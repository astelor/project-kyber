==> flow/design.v <==
module ct_butfly(
  input clk,
  input set,
  input wire signed [15:0] f,  
  input wire signed [15:0] t,  
  output reg signed [15:0] r1,  
  output reg signed [15:0] r2  
);
always @(posedge clk) begin
  if(set) begin
    r1 <= f - t;
    r2 <= f + t;
  end
end
endmodule
module fqmul ( 
  input clk,
  input set,
  input  wire signed [15:0] a,
  input  wire signed [15:0] b,
  output wire signed [15:0] t
);  
wire signed [31:0] temp32;
reg set1;
multiplier mult1 (
  .clk(clk),
  .set(set),
  .a(a),
  .b(b),
  .t(temp32)
);
montgomery_reduce mont1 (  
  .clk(clk),
  .set(set1),
  .a(temp32),  
  .t(t)
);
always @(posedge clk) begin
  set1 <= set;
end
endmodule
module multiplier (
  input clk,
  input set,
  input  wire signed [15:0] a,
  input  wire signed [15:0] b,
  output reg signed [31:0] t
);
always @(posedge clk) begin
  if(set) begin
    t <= a * b;  
  end
end
endmodule
module montgomery_reduce (  
  input clk,  
  input set,
  input  wire signed [31:0] a,
  output reg  signed [15:0] t
);
reg signed [31:0] temp32;
reg signed [15:0] temp16;
always @(posedge clk) begin  
  if(set) begin
    temp32 = a;
    temp16 = (temp32 * -3327) &16'hFFFF;
    temp32 = temp16 * 13'sd3329;
    t = (a - temp32) >> 16;
  end
end
endmodule
module ntt_cal(
  input clk,
  input set,
  input wire signed [15:0] f1,  
  input wire signed [15:0] f2,  
  input wire signed [15:0] zeta,
  output wire signed [15:0] r1,
  output wire signed [15:0] r2
);
wire signed [15:0] f1_zeta;
reg signed [15:0] f2_1, f2_2;  
fqmul fq1(
  .clk(clk),
  .set(set),
  .a(f1),
  .b(zeta),
  .t(f1_zeta)
);
ct_butfly ct1(
  .clk(clk),
  .set(set),
  .f(f2_2),
  .t(f1_zeta),
  .r1(r1),
  .r2(r2)
);
always @(posedge clk) begin
  f2_1 <= f2;
  f2_2 <= f2_1;
end
endmodule
# --- From RTL to reports: ntt_cal ---
# Tool output for the design above, in the order of the flow.
# Line numbers count from 1 in the design file above.
# Operators: Yosys type, input widths -> output width; for muxes data width and select width s.
# Library cell names are shortened.
setup:
  top_module: "ntt_cal"
  clk_port: "clk"
  lib: "sky130hd"
  corner: "tt_025C_1v80"

# --- Word-level counts ---
# Counts by Yosys on the flattened word-level netlist (proc, flatten, opt, wreduce; memories kept). Register bits leave out memories and registers merged into their read ports (data or address); mux counts leave out enables and synchronous resets folded into registers. Print and check cells are left out. Cells with the same type and inputs are merged into one.
op_classes:
  muxes: 0
  multipliers: 3
  reduce_and_logical: 0
  addsub: 3
  n_shift: 0
  n_cmp: 0
  div_mod_pow: 0
  bitwise: 0
  equal: 0
op_table:
  columns: ["operator", "n"]
  rows:
  - ["$mul 16x16->32", 1]
  - ["$mul 32x13->16 const B", 1]
  - ["$mul 16x13->29 const B", 1]
  - ["$sub 32x29->32", 1]
  - ["$add 16x16->16", 1]
  - ["$sub 16x16->16", 1]
word_totals:
  clocked_rd_ports_x_width: 0
  mem_bits_rw: 0
  memories: 0
  rom_bits: 0
  regBits: 113
  out_inout_bits: 32
  elab_cells: 13
  latchBits: 0

# --- Longest topological paths ---
# Yosys ltp: most cells in a row. Word level: on the elaborated netlist, between registers, memories and ports. Mapped: between sequential cells and ports; inverters and the memories' decode and read muxes count.
depth:
  ltp_word: 3
  abc_area: 1
  ltp_mapped: 38
  depth_no_buf: 38

# --- After synthesis ---
# Source: synth_stat.txt of the flow (Yosys; design flattened, memories mapped). It holds for the ABC_AREA given above (unset counts as 0); a run with the other value may have another netlist.
types:
  columns: ["type", "n"]
  rows:
  - ["fa_1", 320]
  - ["ha_1", 261]
  - ["inv_1", 744]
  - ["nand2_1", 653]
  - ["edfxtp_1", 79]
  - ["dfxtp_1", 33]
  - ["nand3_1", 97]
  - ["xor2_1", 52]
  - ["a21oi_1", 79]
  - ["nor2_1", 101]
  - ["clkbuf_1", 50]
  - ["nand4_1", 28]
  - ["o21ai_0", 32]
  - ["o21bai_1", 13]
  - ["nor3_1", 16]
  - ["xnor2_1", 9]
  - ["or2_2", 12]
  - ["a21o_1", 7]
# Other cell types: 15; their cells: 32.
synth_totals:
  seq_area_um2: 3032.9
  buffers: 53
  cell_count: 2618
  flip_flops: 112
  area_um2: 20796.2

# --- Timing after synthesis ---
# Source: OpenSTA report_checks on the synthesized netlist (no wires, ideal clock, input and output delay 20% of the period each), path of least setup slack; recovery checks are left aside. Register names are those of the netlist, which keeps one name where synthesis merged equal registers.
synth_timing:
  path_type: "register -> register"
  from: "register fq1.mult1.t[4]"
  to: "register fq1.mont1.t[14]"
  required_ns: 10.647
  delay_ns: 7.737
  path_buffers: 0
  clock_period_ns: 10.9
  setup_ns: 0.253
  t_first_pin_ns: 0.000
  slack_ns: 3.163
  t_arrival_ns: 7.484
  stages: 35
  period_less_setup_slack_ns: 7.737
# "delay_ns" is the arrival time less input delay plus setup time.
# "stages" counts driving pins, that of a launching flip-flop among them; a cell with two outputs on the path counts twice.
# "period_less_setup_slack_ns" is the clock period less the worst setup slack; recovery checks do not enter. This is arithmetic on one report: input and output delays are still those of the set period (20% each).
# Between the ends stands the longest chain of elaborated cells between them, by number of cells; it is not shown to be the way that was timed. Of several equally long chains one is given.
# A line is the first line of the expression or statement that the cell stems from. Yosys adds cells for indexed reads and writes and turns some case tables into memories.
synth_between:
  cell_sequence: "edfxtp_1 ha_1 fa_1 inv_1 fa_1 inv_1 fa_1 ha_1 ha_1 ha_1 nand2_1 inv_1 a21oi_1 inv_1 nand2_1 nand2_1 nand2_1 nand2_1 ha_1 ha_1 inv_1 fa_1 inv_1 fa_1 ha_1 inv_1 fa_1 ha_1 nand2_1 nor2_1 nand2_1 nor3_1 nand2_1 nand4_1 nand2_1"
  elab_chain_len: 3
  cone_cells: 3
  lines_between: 3
  cone_classes: "add/sub (1); mul (2)"
synth_rtl:
  columns: ["item", "line_no", "rtl"]
  rows:
  - ["start, declared", 47, "output reg signed [31:0] t"]
  - ["start, assigned", 51, "t <= a * b;"]
  - ["$mul 32x13->16", 66, "temp16 = (temp32 * -3327) &16'hFFFF;"]
  - ["$mul 16x13->29", 67, "temp32 = temp16 * 13'sd3329;"]
  - ["$sub 32x29->32", 68, "t = (a - temp32) >> 16;"]
  - ["end, assigned", 68, null]
  - ["end, declared", 59, "output reg  signed [15:0] t"]

# --- Path in the finished layout ---
# From the final timing report of run 1: the path of least setup slack in the routed layout; clock arrival at registers is part of the times.
layout_timing:
  path_type: "register -> register"
  from: "register fq1.mult1.t[5]"
  to: "register fq1.mont1.t[9]"
  stages: 36
  clock_period_ns: 5.49
  t_arrival_ns: 8.32
  t_first_pin_ns: 0.42
  required_ns: 5.65
  path_buffers: 0
  slack_ns: -2.67
  setup_ns: 0.25
# Between the ends stands the longest chain of elaborated cells between them, by number of cells; it is not shown to be the way that was timed. Of several equally long chains one is given.
layout_between:
  cell_sequence: "edfxtp_1 ha_4 fa_2 inv_2 fa_1 inv_2 fa_2 ha_4 ha_4 ha_4 nand2_1 nand2_2 a21oi_4 inv_2 nand2_4 nand2_4 inv_4 nand2_4 nand2_8 ha_4 ha_4 inv_2 fa_1 inv_1 fa_1 ha_4 inv_4 fa_1 ha_4 nand2_8 nor2_4 nand2_2 nor2_4 nand2_2 nand4_1 nand2_1"
  elab_chain_len: 3
  cone_cells: 3
  lines_between: 3
  cone_classes: "add/sub (1); mul (2)"
layout_rtl:
  columns: ["item", "line_no", "rtl"]
  rows:
  - ["start, declared", 47, "output reg signed [31:0] t"]
  - ["start, assigned", 51, "t <= a * b;"]
  - ["$mul 32x13->16", 66, "temp16 = (temp32 * -3327) &16'hFFFF;"]
  - ["$mul 16x13->29", 67, "temp32 = temp16 * 13'sd3329;"]
  - ["$sub 32x29->32", 68, "t = (a - temp32) >> 16;"]
  - ["end, assigned", 68, null]
  - ["end, declared", 59, "output reg  signed [15:0] t"]

# Module ntt_cal, platform sky130hd: 2 stored runs of the flow (Yosys, OpenROAD) with differing settings, in no particular order. Input and output delays are each 20% of the period that was set; the output load is 0.01 pF.
# "achievedPeriod_ns" is the run's clock period less its worst setup slack. It is reckoned from that one timing run; input and output delays stay at 20% of the period that was set.
# "critical_path_time_ns" means the part of the period allowed to the worst setup path (the constraints hold back 20% at inputs and 20% at outputs) less its slack; where the path has registers, the arrival times of their clocks count too.
runs:
  - name: "run 1"
    settings:
      period_ns: 5.49
      CORE_UTILIZATION: 22
      SETUP_SLACK_MARGIN: 0.4
      PLACE_DENSITY: 0.55
      CORE_MARGIN: 8
      CELL_PAD_IN_SITES_DETAIL_PLACEMENT: 2
      ABC_AREA: 1
      GPL_ROUTABILITY_DRIVEN: 0
      CTS_CLUSTER_DIAMETER: 166
      SLEW_MARGIN: 25
      CAP_MARGIN: 20
    results:
      post_route_util_frac: 0.335
      synthesis_area_um2: 20796.2
      achievedPeriod_ns: 8.158
      dieArea_um2: 104623.0
      critical_path_time_ns: 8.16
      worst_setup_path_type: "register -> register"
      final_setup_tns_ns: -66.222
      ws_hold_ns: 0.329
      worst_setup_slack_ns: -2.668
      cell_area_final_um2: 31331.3
  - name: "run 2"
    settings:
      period_ns: 5.76
      CORE_UTILIZATION: 45
      PLACE_DENSITY_LB_ADDON: 0.11
      HOLD_SLACK_MARGIN: 0.29
      CORE_ASPECT_RATIO: 0.59
      CORE_MARGIN: 5
      CELL_PAD_IN_SITES_DETAIL_PLACEMENT: 1
      ABC_AREA: 0
      GPL_TIMING_DRIVEN: 0
      CAP_MARGIN: 25
      SLEW_MARGIN: 20
    results:
      cell_area_final_um2: 24110.6
      post_route_util_frac: 0.587
      worst_setup_slack_ns: -2.279
      dieArea_um2: 45817.8
      achievedPeriod_ns: 8.039
      synthesis_area_um2: 18675.4
      ws_hold_ns: 0.325
      critical_path_time_ns: 8.04
      worst_setup_path_type: "register -> register"
      final_setup_tns_ns: -44.000
