==> flow/design.v <==
module decode12(
  input clk,
  input set,
  input reset,
  input readin,
  input [7:0]  din,
  input [15:0] in_index,
  output [15:0] dout_1,
  output [15:0] dout_2,
  output reg output_ok,
  output reg [15:0] out_index 
);
reg [2:0] counter;
reg [7:0] stage;
reg [15:0] temp_1;
reg [15:0] temp_2;
reg [1:0] t;
assign dout_1 = (output_ok) ? temp_1 : 0;
assign dout_2 = (output_ok) ? temp_2 : 0;
always @(posedge clk or posedge reset) begin
  if(reset) begin
    counter <= -1;
    out_index <= -1;  
    output_ok <= 0;
    temp_1 <= 'dz; 
    temp_2 <= 'dz; 
    stage  <= 'dz; 
    t <= 0;
  end
  else if(set & readin) begin
    stage <= din;
    t <= in_index % 3;
    case (t)
      0 : begin
        temp_1 <= stage;
      end
      1 : begin  
        temp_1 <= (temp_1 | stage << 8) & 12'hfff;
        temp_2 <= stage >> 4;
      end
      2 : begin
        temp_2 <= (temp_2 | stage << 4) & 12'hfff;
      end
    endcase
    if(counter == 2) begin
      counter <= 0;
      out_index <= out_index + 1;
      output_ok <= 1;
    end
    else begin
      counter <= counter + 1;  
      output_ok <= 0;
    end
  end
end
endmodule
# Step by step through the tools: decode12
# What the tools print for decode12, step after step.
# Lines are those of the file above, counted from 1.
# The mark -- stands for no value.
# setup
top	decode12
clock_port	clk
library	sky130hd
lib_corner	tt_025C_1v80

# Word level
# Yosys after proc, flatten, opt, wreduce and memory -nomap, before mapping. Memory bits, and registers merged into a memory's read port (data or address), are not among the register bits. Print and check cells are not counted. Equal cells are merged and count once.
# bits
register_bits	62
output_inout_bits	49
wordCells	28
# classes
n_addsub	2
n_div	1
equal	3
n_mux	6
bitwise	3
reduce_and_logical	6
# ops
op	count
16-bit by 2-bit remainder unit with 32-bit output (second input constant)	1
16-bit parallel mux with 2-bit select	2
16-bit 2-to-1 mux	2
12-bit bitwise OR	2
16-bit by 1-bit adder with 16-bit output (second input constant)	1
2-bit AND reduction	3
2-bit nonzero test	2
3-bit by 1-bit adder with 3-bit output (second input constant)	1
3-bit by 2-bit equality test with 1-bit output (second input constant)	1
3-bit 2-to-1 mux	1
2-bit by 1-bit equality test with 1-bit output (second input constant)	1
2-bit equality test (second input constant)	1
2-bit logical NOT	1
1-bit bitwise AND	1
1-bit 2-to-1 mux	1

# Depth
# Longest topological path by Yosys (ltp), each cell counted once; first at word level (registers and memories cut), then after technology mapping (sequential cells cut; the memories' decode and read muxes count).
# logic_depth
word_depth	3
abc_area	0
mapped_depth	38

# Mapped cells and area
# Source: synth_stat.txt of the flow (Yosys; design flattened, memories mapped). It holds for the ABC_AREA given above (unset counts as 0); a run with the other value may have another netlist.
# The area totals of this step are shown rounded.
# types
type	count
sky130_fd_sc_hd__dfrtp_1	35
sky130_fd_sc_hd__dfstp_2	19
sky130_fd_sc_hd__nand2_1	104
sky130_fd_sc_hd__a21oi_1	62
sky130_fd_sc_hd__nor2_1	61
sky130_fd_sc_hd__xnor2_1	26
sky130_fd_sc_hd__o21ai_0	41
sky130_fd_sc_hd__and2_1	29
sky130_fd_sc_hd__clkbuf_1	36
sky130_fd_sc_hd__nor3_1	24
sky130_fd_sc_hd__a31oi_1	17
sky130_fd_sc_hd__ha_1	8
sky130_fd_sc_hd__nand2b_1	16
sky130_fd_sc_hd__a211oi_1	12
sky130_fd_sc_hd__nand3_1	18
sky130_fd_sc_hd__buf_4	10
sky130_fd_sc_hd__inv_1	19
sky130_fd_sc_hd__nand4_1	11
# Other cell types: 83; their cells: 202.
# synth_totals
cell_count	750
synth_area_um2	5718
ffs	54
buf_cells	59

# Timing after synthesis
# OpenSTA on the mapped netlist: ideal clock, no wires. The path of least setup slack (recovery checks aside). Input and output delay are each 20% of the period. Register names are those of the netlist, which keeps one name where synthesis merged equal registers.
# synth_timing
path_kind	input -> register
start	input in_index[14]
end	register t[1]
tclk_ns	10.3
arrival_time_ns	9.631
required_time_ns	10.168
slack_ns	0.537
path_delay_ns	7.703
path_stages	37
n_path_buf	3
period_less_setup_slack_ns	9.763
# "path_delay_ns" = arrival - input delay + setup time.
# "path_stages": output pins that drive a net of the path, with the launching flip-flop's if there is one; two outputs of one cell count as two.
# "period_less_setup_slack_ns" is the clock period less the worst setup slack; recovery checks do not enter. This is arithmetic on one report: input and output delays are still those of the set period (20% each).
# Between the ends stands the longest chain of elaborated cells between them, by number of cells; it is not shown to be the way that was timed. Of several equally long chains one is given.
# A line is the first line of the expression or statement that the cell stems from. Yosys adds cells for indexed reads and writes and turns some case tables into memories.
# synth_between
path_cell_list	sky130_fd_sc_hd__buf_4 > sky130_fd_sc_hd__clkbuf_1 > sky130_fd_sc_hd__ha_1 > sky130_fd_sc_hd__and4bb_4 > sky130_fd_sc_hd__o221ai_2 > sky130_fd_sc_hd__a21oi_1 > sky130_fd_sc_hd__a211oi_2 > sky130_fd_sc_hd__o211a_2 > sky130_fd_sc_hd__a311oi_2 > sky130_fd_sc_hd__o41a_4 > sky130_fd_sc_hd__nor2_8 > sky130_fd_sc_hd__a31oi_4 > sky130_fd_sc_hd__and3_1 > sky130_fd_sc_hd__buf_6 > sky130_fd_sc_hd__o211ai_4 > sky130_fd_sc_hd__xnor2_1 > sky130_fd_sc_hd__nor3_2 > sky130_fd_sc_hd__or3_4 > sky130_fd_sc_hd__a41o_4 > sky130_fd_sc_hd__o21ai_1 > sky130_fd_sc_hd__o21ai_0 > sky130_fd_sc_hd__o21ai_0 > sky130_fd_sc_hd__inv_1 > sky130_fd_sc_hd__ha_1 > sky130_fd_sc_hd__a311oi_1 > sky130_fd_sc_hd__o2111a_1 > sky130_fd_sc_hd__nand4_1 > sky130_fd_sc_hd__nor3_1 > sky130_fd_sc_hd__xnor2_1 > sky130_fd_sc_hd__ha_1 > sky130_fd_sc_hd__nand3b_1 > sky130_fd_sc_hd__or4b_2 > sky130_fd_sc_hd__a41oi_1 > sky130_fd_sc_hd__nand4b_1 > sky130_fd_sc_hd__or2_1 > sky130_fd_sc_hd__a31oi_1 > sky130_fd_sc_hd__a22oi_1
elab_chain_cells	1
# synth_lines
element	line	rtl
start: declaration	7	input [15:0] in_index,
16-bit by 2-bit remainder unit with 32-bit output	32	t <= in_index % 3;
end: assignment	28	t <= 0;
end: assignment	32
end: declaration	17	reg [1:0] t;

# Path in the finished layout
# Path of least setup slack in the final report of flow run 2 (OpenROAD, finished layout, wires in). Where an end is a register, its clock arrival counts in the times.
# layout_timing
path_kind	input -> register
start	input in_index[15]
end	register t[1]
tclk_ns	14.8
arrival_time_ns	11.17
required_time_ns	14.93
slack_ns	3.77
path_stages	35
n_path_buf	1
# Between the ends stands the longest chain of elaborated cells between them, by number of cells; it is not shown to be the way that was timed. Of several equally long chains one is given.
# layout_between
path_cell_list	sky130_fd_sc_hd__clkbuf_4 > sky130_fd_sc_hd__ha_4 > sky130_fd_sc_hd__and4bb_4 > sky130_fd_sc_hd__o221a_4 > sky130_fd_sc_hd__nor4_1 > sky130_fd_sc_hd__a2111oi_4 > sky130_fd_sc_hd__o31a_2 > sky130_fd_sc_hd__nand2b_2 > sky130_fd_sc_hd__o21bai_4 > sky130_fd_sc_hd__nor2_8 > sky130_fd_sc_hd__a31oi_4 > sky130_fd_sc_hd__and3_1 > sky130_fd_sc_hd__o211ai_4 > sky130_fd_sc_hd__xnor2_1 > sky130_fd_sc_hd__nor3_2 > sky130_fd_sc_hd__or3_4 > sky130_fd_sc_hd__a41o_4 > sky130_fd_sc_hd__o21ai_2 > sky130_fd_sc_hd__o21ai_0 > sky130_fd_sc_hd__o21ai_0 > sky130_fd_sc_hd__inv_1 > sky130_fd_sc_hd__ha_1 > sky130_fd_sc_hd__a311oi_1 > sky130_fd_sc_hd__o2111a_1 > sky130_fd_sc_hd__nand4_1 > sky130_fd_sc_hd__nor3_4 > sky130_fd_sc_hd__xnor2_1 > sky130_fd_sc_hd__ha_1 > sky130_fd_sc_hd__nand3b_1 > sky130_fd_sc_hd__or4b_2 > sky130_fd_sc_hd__a41oi_1 > sky130_fd_sc_hd__nand4b_1 > sky130_fd_sc_hd__or2_1 > sky130_fd_sc_hd__a31oi_1 > sky130_fd_sc_hd__a22oi_1
elab_chain_cells	1
# layout_lines
element	line	rtl
start: declaration	7	input [15:0] in_index,
16-bit by 2-bit remainder unit with 32-bit output	32	t <= in_index % 3;
end: assignment	28	t <= 0;
end: assignment	32
end: declaration	17	reg [1:0] t;

# decode12 through Yosys and OpenROAD on sky130hd: 2 stored runs, unordered, with their settings and measured results. The constraints put input and output delay at 20% of the set period each and load the outputs with 0.01 pF.
# "worst_setup_path_time_ns" = time allowed to the worst setup path (clock period - input delay - output delay, where it has them) - its slack; a late launch clock adds to it, a late capture clock takes from it.
# The measured numbers are rounded.
# Among the settings, - means not set for that run.
# Among the results, - means that no value is shown for the run.
item,flow run 1,flow run 2
period_ns,6.57,14.8
CORE_UTILIZATION,55,25
SETUP_SLACK_MARGIN,1.71,3.24
CORE_ASPECT_RATIO,1.05,-
CELL_PAD_IN_SITES_GLOBAL_PLACEMENT,1,-
CELL_PAD_IN_SITES_DETAIL_PLACEMENT,2,-
TNS_END_PERCENT,60,95
GPL_TIMING_DRIVEN,1,-
CTS_CLUSTER_SIZE,76,14
CAP_MARGIN,5,20
MIN_ROUTING_LAYER,met2,-
CORE_MARGIN,2,2
SLEW_MARGIN,20,20
PLACE_DENSITY_LB_ADDON,-,0.21
HOLD_SLACK_MARGIN,-,0.11
GPL_ROUTABILITY_DRIVEN,-,0
MAX_ROUTING_LAYER,-,met4
worst_setup_path_time_ns,-,8.07
critical_path_kind,-,input -> register
stdcell_area_um2,-,7081
worstSetupSlack_ns,-,3.767
timing.setup.tns_ns,-,0.000
hold_worst_slack_ns,-,0.472
dieArea_um2,-,24100
synthesis_area_um2,-,5718
# Flow run 1: did not finish, placement stopped with DPL-0033
