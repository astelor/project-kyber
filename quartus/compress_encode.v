==> flow/design.v <==
module compress_encode #(parameter DD = 4)(
  input clk,
  input set,
  input reset,
  input readin,
  input [15:0] din1,
  input [15:0] din2,
  output wire [15:0] dout1,
  output wire [15:0] dout2,
  output wire readout_ok  
);
wire [DD - 1:0] comp_dout [0:1];
wire comp_readout_ok [0:1];
wire [15:0] din[0:1];
assign din[0] = din1;
assign din[1] = din2;
generate
  case (DD)
    4 : begin : GEN_COMP
      compress #(.DD(4), .ROUND(1665), .DIV(80635), .RR(28), .REG_SIZE(32)) comp1(.clk(clk), 
  .set(set), 
  .reset(reset), 
  .readin(readin), 
  .din(din[0]), 
  .dout(comp_dout[0]), 
  .readout_ok(comp_readout_ok[0]));
      compress #(.DD(4), .ROUND(1665), .DIV(80635), .RR(28), .REG_SIZE(32)) comp2(.clk(clk), 
  .set(set), 
  .reset(reset), 
  .readin(readin), 
  .din(din[1]), 
  .dout(comp_dout[1]), 
  .readout_ok(comp_readout_ok[1]));
      encode_4 encode(.clk(clk), 
  .set(set), 
  .reset(reset), 
  .readin(comp_readout_ok[0] & comp_readout_ok[1]), 
  .din1(comp_dout[0]), 
  .din2(comp_dout[1]), 
  .dout1(dout1), 
  .dout2(dout2), 
  .readout_ok(readout_ok));
    end
    10 : begin : GEN_COMP
      compress #(.DD(10), .ROUND(1665), .DIV(1290167), .RR(32), .REG_SIZE(64)) comp1(.clk(clk), 
  .set(set), 
  .reset(reset), 
  .readin(readin), 
  .din(din[0]), 
  .dout(comp_dout[0]), 
  .readout_ok(comp_readout_ok[0]));
      compress #(.DD(10), .ROUND(1665), .DIV(1290167), .RR(32), .REG_SIZE(64)) comp2(.clk(clk), 
  .set(set), 
  .reset(reset), 
  .readin(readin), 
  .din(din[1]), 
  .dout(comp_dout[1]), 
  .readout_ok(comp_readout_ok[1]));
      encode_10 encode(.clk(clk), 
  .set(set), 
  .reset(reset), 
  .readin(comp_readout_ok[0] & comp_readout_ok[1]), 
  .din1(comp_dout[0]), 
  .din2(comp_dout[1]), 
  .dout1(dout1), 
  .dout2(dout2), 
  .readout_ok(readout_ok));
    end
    default: begin
    end
  endcase
endgenerate
endmodule
module compress #(parameter DD = 4,
                  parameter ROUND = 1665,
                  parameter DIV = 80635,
                  parameter RR = 28,
                  parameter REG_SIZE = 32)(
  input clk,
  input set,
  input reset,
  input readin,
  input [15:0] din,
  output wire [DD - 1:0] dout,
  output wire readout_ok
);
wire [15:0] barr_a;
wire signed [15:0] barr_t;
barrett_reduce barr(
  .clk(clk),
  .set(set),
  .a(barr_a),
  .t(barr_t)
);
localparam MASK = (1 << DD) - 1;
reg [REG_SIZE:0] x1, x2, x3, x4, x5;
reg unsigned [DD-1:0] x6;
reg c1,c2,c3,c4,c5,c6,c7;
assign dout = x6;
assign readout_ok = c7;
assign barr_a = din;
always @(posedge clk or posedge reset) begin
  if(reset) begin
    x1 <= 0;
    x2 <= 0;
    x3 <= 0;
    x4 <= 0;
    x5 <= 0;
    x6 <= 0;
  end
  else if(set) begin
    x1 <= barr_t + ((barr_t >>> 15) & 3329);
    x2 <= x1 << DD;
    x3 <= x2 + ROUND;
    x4 <= x3 * DIV;
    x5 <= x4 >> RR;
    x6 <= x5 & MASK;
  end
end
always @(posedge clk or posedge reset) begin
  if(reset) begin
    c1 <= 0;
    c2 <= 0;
    c3 <= 0;
    c4 <= 0;
    c5 <= 0;
    c6 <= 0;
    c7 <= 0;
  end
  else if(set) begin
    c1 <= readin;
    c2 <= c1;
    c3 <= c2;
    c4 <= c3;
    c5 <= c4;
    c6 <= c5;
    c7 <= c6;
  end
end
endmodule
module encode_4(
  input clk,
  input set,
  input reset,
  input readin,  
  input [3:0] din1,
  input [3:0] din2,
  output wire [15:0] dout1,
  output wire [15:0] dout2,
  output reg readout_ok
);
reg [1:0] counter;
reg [15:0] buffer1, buffer2;
reg [3:0] buf1,buf2,buf3,buf4,buf5,buf6,buf7,buf8;
reg c1,c2; 
assign dout1 = buffer1;
assign dout2 = buffer2;
always @(posedge clk or posedge reset) begin
  if(reset) begin
    c1 <= 0;
  end
  else if(set) begin
    c1 <= readin;
    c2 <= c1;
  end
end
always @(posedge clk or posedge reset) begin
  if(reset) begin
    counter <= 0;
    buf1 <= 0;
    buf2 <= 0;
    buf3 <= 0;
    buf4 <= 0;
    buf5 <= 0;
    buf6 <= 0;
    buf7 <= 0;
    buf8 <= 0;
    readout_ok <= 0;
  end
  else if(set) begin
    if(readin) begin
      counter <= counter + 2'd1;
      buf1 <= din2;
      buf2 <= din1;
      buf3 <= buf1;
      buf4 <= buf2;
      buf5 <= buf3;
      buf6 <= buf4;
      buf7 <= buf5;
      buf8 <= buf6;
      if(counter == 0 & c2 == 1) begin
        buffer1 <= ((buf8) | (buf7 << 4) | (buf6 << 8) | (buf5 << 12));
        buffer2 <= ((buf4) | (buf3 << 4) | (buf2 << 8) | (buf1 << 12));
        readout_ok <= 1;
      end
      else begin
        readout_ok <= 0;
      end
    end
    else begin
      readout_ok <= 0;
    end
  end
end
endmodule
module encode_10(
  input clk,
  input set,
  input reset,
  input readin,
  input [9:0] din1,
  input [9:0] din2,
  output wire [15:0] dout1,
  output wire [15:0] dout2,
  output reg readout_ok
);
reg [2:0] counter;
reg [15:0] buffer1, buffer2;
reg [9:0] buf1,buf2,buf3,buf4,buf5;
reg c1,c2,c3;
assign dout1 = buffer1;
assign dout2 = buffer2;
always @(posedge clk or posedge reset) begin
  if(reset) begin
    c1 <= 0;
  end
  else if(set) begin
    c1 <= readin;
    c2 <= c1;
    c3 <= c2;
  end
end
always @(posedge clk or posedge reset) begin
  if(reset) begin
    counter <= 0;
    buf1 <= 0;
    buf2 <= 0;
    buf3 <= 0;
    buf4 <= 0;
    buf5 <= 0;
    readout_ok <= 0;
  end
  else if(set) begin
    if(readin) begin
      counter <= counter + 2'd1;
      buf1 <= din2;
      buf2 <= din1;
      buf3 <= buf1;
      buf4 <= buf2;
      buf5 <= buf3;
      if(counter == 2) begin
        buffer1 <= (buf4 >> 0) | ((buf3 & 6'h3f) << 10);
        buffer2 <= (buf3 >> 6) | (buf2 << 4) | ((buf1 & 2'h3) << 14);
        readout_ok <= 1;
      end
      else if(counter == 4) begin
        buffer1 <= (buf5 >> 2) | ((buf4 & 8'hff) << 8);
        buffer2 <= (buf4 >> 8) | (buf3 << 2) | ((buf2 & 4'hf) << 12);
        readout_ok <= 1;
      end
      else if(counter == 5) begin
        buffer1 <= (buf4 >> 4) | ( buf3 << 6);
        buffer2 <= (buf2 >> 0) | ((buf1 & 6'h3f) << 10);
        readout_ok <= 1;
      end
      else if(counter == 7) begin
        buffer1 <= (buf5 >> 6) | (buf4 << 4) | ((buf3 & 2'h3) << 14);
        buffer2 <= (buf3 >> 2) | ((buf2 & 8'hff) << 8);
        readout_ok <= 1;
      end
      else if(counter == 0 && c2 == 1) begin
        buffer1 <= (buf4 >> 8) | (buf3 << 2) | ((buf2 & 4'hf) << 12);
        buffer2 <= (buf2 >> 4) | (buf1 << 6);
        readout_ok <= 1;
      end
      else begin
        readout_ok <= 0;
      end
    end
    else begin
      readout_ok <= 0;
    end
  end
end
endmodule
# ---- From RTL to reports: encode_10
# Tool output for the design above, in the order of the flow.
# Lines are those of the file above, counted from 1.
# Library cell names are shortened.
# The mark - stands for no value.
dict set report setup {
  top_module {encode_10}
  clock {clk}
  lib {sky130hd}
  lib_corner {tt_025C_1v80}
}

# ---- After elaboration
# Counts by Yosys on the flattened word-level netlist (proc, flatten, opt, wreduce; memories kept). Register bits leave out memories and registers merged into their read ports (data or address). Print and check cells are left out. Cells with the same type and inputs are merged into one.
dict set report bits {
  out_inout_bits 33
  register_bits 88
  input_bits 24
  wordCells 51
}
dict set report op_classes {
  reduce_logical 6
  addsub 1
  equal 4
  muxes 16
  logic 13
}
# cell n
set ops {}
lappend ops {{2-to-1 mux 16 bit} 10}
lappend ops {{bitwise OR 10 x 16 -> 16 bit} 2}
lappend ops {{bitwise OR 14 x 16 -> 16 bit} 2}
lappend ops {{bitwise OR 6 x 16 -> 16 bit} 2}
lappend ops {{bitwise OR 8 x 16 -> 16 bit} 2}
lappend ops {{bitwise OR 4 x 14 -> 14 bit} 2}
lappend ops {{bitwise OR 12 x 16 -> 16 bit} 1}
lappend ops {{bitwise OR 2 x 12 -> 12 bit} 1}
lappend ops {{equality test 3 bit with constant B} 3}
lappend ops {{2-to-1 mux 1 bit} 6}
lappend ops {{nonzero test 5 bit} 1}
lappend ops {{AND reduction 2 bit} 2}
lappend ops {{AND reduction 4 bit} 1}
lappend ops {{adder 3 x 1 -> 3 bit with constant B} 1}
lappend ops {{equality test 3 x 2 -> 1 bit with constant B} 1}
lappend ops {{zero test 3 bit} 1}
lappend ops {{logical AND 1 bit} 1}
lappend ops {{inverter 1 bit} 1}

# ---- Longest topological paths
# Yosys ltp: most cells in a row. Word level: on the elaborated netlist, between registers, memories and ports. Mapped: between sequential cells and ports; inverters and the memories' decode and read muxes count.
dict set report logic_depth {
  ltp_word 8
  abc_area 0
  mapped_depth 7
  ltp_nobuf 5
}

# ---- Netlist
# Yosys stat after the flow's synthesis: flattened, memories mapped to cells. It holds for the ABC_AREA given above (unset counts as 0); a run with the other value may have another netlist.
# The area totals of this step are shown rounded.
# type n type_area_um2
set by_type {}
lappend by_type {dfrtp_1 53 1.33E+03}
lappend by_type {edfxtp_1 33 990.95}
lappend by_type {mux2_2 50 563.04}
lappend by_type {a211oi_1 25 187.68}
lappend by_type {nor2b_1 25 156.4}
lappend by_type {and3b_1 17 148.893}
lappend by_type {o21ai_0 28 140.134}
lappend by_type {o21ai_1 28 140.134}
lappend by_type {a31oi_1 18 112.608}
lappend by_type {a211oi_2 7 87.584}
lappend by_type {buf_2 15 75.072}
lappend by_type {and2b_1 9 67.565}
lappend by_type {buf_6 6 67.565}
lappend by_type {ha_1 5 62.56}
lappend by_type {nand3b_1 8 60.058}
lappend by_type {o211ai_1 7 52.55}
lappend by_type {nand3_1 9 45.043}
lappend by_type {buf_12 2 40.038}
# Not listed: further types 18, cells in them 44.
dict set report synth_totals {
  seqArea_um2 2320
  ff_cells 86
  n_buf 36
  cells 389
  yosys_area_um2 4580
}

# ---- Timing after synthesis
# Source: OpenSTA report_checks on the synthesized netlist (no wires, ideal clock, input and output delay 20% of the period each), path of least setup slack; recovery checks are left aside. Register names are those of the netlist, which keeps one name where synthesis merged equal registers.
dict set report synth_timing {
  path_type {input to register}
  start {in set}
  end {reg buffer1[0]}
  path_buffers 0
  required_ps 6179
  clock_period_ps 6600
  slack_ps 3080
  setup_time_ps 421
  path_stages 3
  arrival_time_ps 3099
  in_delay_ps 1320
  delay_ps 2200
  launch_ps 1320
  period_less_setup_slack_ps 3520
}
# "delay_ps" is the arrival time less input delay plus setup time.
# "path_stages": output pins that drive a net of the path, with the launching flip-flop's if there is one; two outputs of one cell count as two.
# "period_less_setup_slack_ps" is the clock period less the worst setup slack; recovery checks do not enter. This is arithmetic on one report: input and output delays are still those of the set period (20% each).
# Between the ends stands the longest chain of elaborated cells between them, by number of cells; it is not shown to be the way that was timed. Of several equally long chains one is given.
# A line is the first line of the expression or statement that the cell stems from. Yosys adds cells for indexed reads and writes and turns some case tables into memories.
# At most two assigning lines are given for a register; there are more.
dict set report synth_between {
  cell_sequence {nand2_1 > a311o_1 > nor2_1}
  elab_chain_cells 1
  cone_cells 1
  cone_lines 0
  classes_between {reduce/logical (1)}
}
# element line
set synth_rtl {}
lappend synth_rtl {{start, declared} 208} ;# input set,
lappend synth_rtl {{AND reduction 4 bit} -}
lappend synth_rtl {{end, assigned} 252} ;# buffer1 <= (buf4 >> 0) | ((buf3 & 6'h3f) << 10);
lappend synth_rtl {{end, assigned} 257} ;# buffer1 <= (buf5 >> 2) | ((buf4 & 8'hff) << 8);
lappend synth_rtl {{end, declared} 218} ;# reg [15:0] buffer1, buffer2;

# ---- Path in the finished layout
# Path of least setup slack in the final report of record 1 (OpenROAD, finished layout, wires in). Where an end is a register, its clock arrival counts in the times.
# The report prints the path's times to 10 ps; the period is as set.
dict set report layout_timing {
  path_type {register to register}
  start {reg counter[2]}
  end {reg buffer2[6]}
  launch_ps 350
  path_stages 6
  slack_ps 330
  arrival_time_ps 2110
  clock_period_ps 2350
  path_buffers 1
  setup_time_ps 260
  required_ps 2440
}
# Between the ends stands the longest chain of elaborated cells between them, by number of cells; it is not shown to be the way that was timed. Of several equally long chains one is given.
# At most two assigning lines are given for a register; there are more.
# Ways into the end's enable are left out, as the timed path ends at the data pin.
dict set report layout_between {
  cell_sequence {dfrtp_1 > ha_4 > buf_4 > and2b_1 > a211oi_1 > o221ai_1}
  elab_chain_cells 7
  cone_cells 11
  cone_lines 5
  classes_between {eq/ne (4); mux (5); reduce/logical (2)}
}
# element line
set layout_rtl {}
lappend layout_rtl {{start, declared} 217} ;# reg [2:0] counter;
lappend layout_rtl {{start, assigned} 235} ;# counter <= 0;
lappend layout_rtl {{start, assigned} 245} ;# counter <= counter + 2'd1;
lappend layout_rtl {{zero test 3 bit} 271} ;# else if(counter == 0 && c2 == 1) begin
lappend layout_rtl {{logical AND 1 bit} 271}
lappend layout_rtl {{2-to-1 mux 16 bit} 271}
lappend layout_rtl {{2-to-1 mux 16 bit} 266} ;# else if(counter == 7) begin
lappend layout_rtl {{2-to-1 mux 16 bit} 261} ;# else if(counter == 5) begin
lappend layout_rtl {{2-to-1 mux 16 bit} 256} ;# else if(counter == 4) begin
lappend layout_rtl {{2-to-1 mux 16 bit} 251} ;# if(counter == 2) begin
lappend layout_rtl {{end, assigned} 253} ;# buffer2 <= (buf3 >> 6) | (buf2 << 4) | ((buf1 & 2'h3) << 14);
lappend layout_rtl {{end, assigned} 258} ;# buffer2 <= (buf4 >> 8) | (buf3 << 2) | ((buf2 & 4'hf) << 12);
lappend layout_rtl {{end, declared} 218} ;# reg [15:0] buffer1, buffer2;

Subject: flow runs of encode_10

Hi,

Measured data: module encode_10, platform sky130hd, 2 stored runs of the flow under differing settings, order arbitrary. Input and output delays are each 20% of the period that was set; the output load is 0.01 pF.
"timing.achieved_period_ps" means the clock period less the worst setup slack. The figure is calculated, with input and output delays left at 20% of the set period.
"worst_path_ps" means the part of the period allowed to the worst setup path (the constraints hold back 20% at inputs and 20% at outputs) less its slack; where the path has registers, the arrival times of their clocks count too.
By "power.total_mw" is meant OpenSTA's value without simulated activity: inputs other than the clock are taken to toggle once in ten clock periods, and the tool carries that through the logic.
"worst_path_ps" is given in steps of 10 ps.
The measured numbers are rounded.

[flow] record 1: files
==> flow/run.sh <==
#!/bin/bash
# the make line also repeats the synthesis and layout settings of config.mk as NAME=value (left out here)
make -C /OpenROAD-flow-scripts/flow DESIGN_CONFIG=/design/flow/config.mk WORK_HOME=/design/flow/orfs CLKGATE_MAP_FILE= finish
==> flow/config.mk <==
export PLATFORM = sky130hd
export DESIGN_NAME = encode_10
export DESIGN_NICKNAME = encode_10
export VERILOG_FILES = /design/flow/design.v
export SDC_FILE = /design/flow/constraint.sdc
export NUM_CORES = 4
export LEC_CHECK = 0
export CAP_MARGIN = 20
export CELL_PAD_IN_SITES_GLOBAL_PLACEMENT = 1
export CORE_ASPECT_RATIO = 1.18
export CORE_MARGIN = 9
export CORE_UTILIZATION = 65
export GPL_ROUTABILITY_DRIVEN = 0
export PLACE_DENSITY = 0.39
export SETUP_SLACK_MARGIN = 0.2
export SLEW_MARGIN = 30
==> flow/constraint.sdc <==
create_clock -name core_clock -period 2.35 [get_ports {clk}]
set_input_delay 0.4700 -clock core_clock [delete_from_list [all_inputs] [get_ports {clk}]]
set_output_delay 0.4700 -clock core_clock [all_outputs]
set_load 0.01 [all_outputs]

[flow] record 1: metrics
[metrics] ws_setup_ps = 329
[metrics] cell_area_final_um2 = 5380
[metrics] setupTns_ps = 0
[metrics] dieArea_um2 = 10400
[metrics] hold_ws_ps = 459
[metrics] finalUtil_pct = 80.4
[metrics] worst_path_ps = 2020
[metrics] critical_path_type = register to register
[metrics] synth_chip_area_um2 = 4580
[metrics] power.total_mw = 6.07
[metrics] timing.achieved_period_ps = 2021

[flow] record 2: files
==> flow/run.sh <==
#!/bin/bash
# the make line also repeats the synthesis and layout settings of config.mk as NAME=value (left out here)
make -C /OpenROAD-flow-scripts/flow DESIGN_CONFIG=/design/flow/config.mk WORK_HOME=/design/flow/orfs CLKGATE_MAP_FILE= finish
==> flow/config.mk <==
export PLATFORM = sky130hd
export DESIGN_NAME = encode_10
export DESIGN_NICKNAME = encode_10
export VERILOG_FILES = /design/flow/design.v
export SDC_FILE = /design/flow/constraint.sdc
export NUM_CORES = 4
export LEC_CHECK = 0
export ABC_AREA = 0
export CAP_MARGIN = 40
export CELL_PAD_IN_SITES_GLOBAL_PLACEMENT = 1
export CORE_MARGIN = 2
export CORE_UTILIZATION = 71
export CTS_CLUSTER_DIAMETER = 64
export CTS_CLUSTER_SIZE = 40
export HOLD_SLACK_MARGIN = 0.16
export PLACE_DENSITY_LB_ADDON = 0.21
export SLEW_MARGIN = 20
==> flow/constraint.sdc <==
create_clock -name core_clock -period 4.17 [get_ports {clk}]
set_input_delay 0.8340 -clock core_clock [delete_from_list [all_inputs] [get_ports {clk}]]
set_output_delay 0.8340 -clock core_clock [all_outputs]
set_load 0.01 [all_outputs]

[flow] record 2: stopped before the end: placement reported FLW-0024

Regards
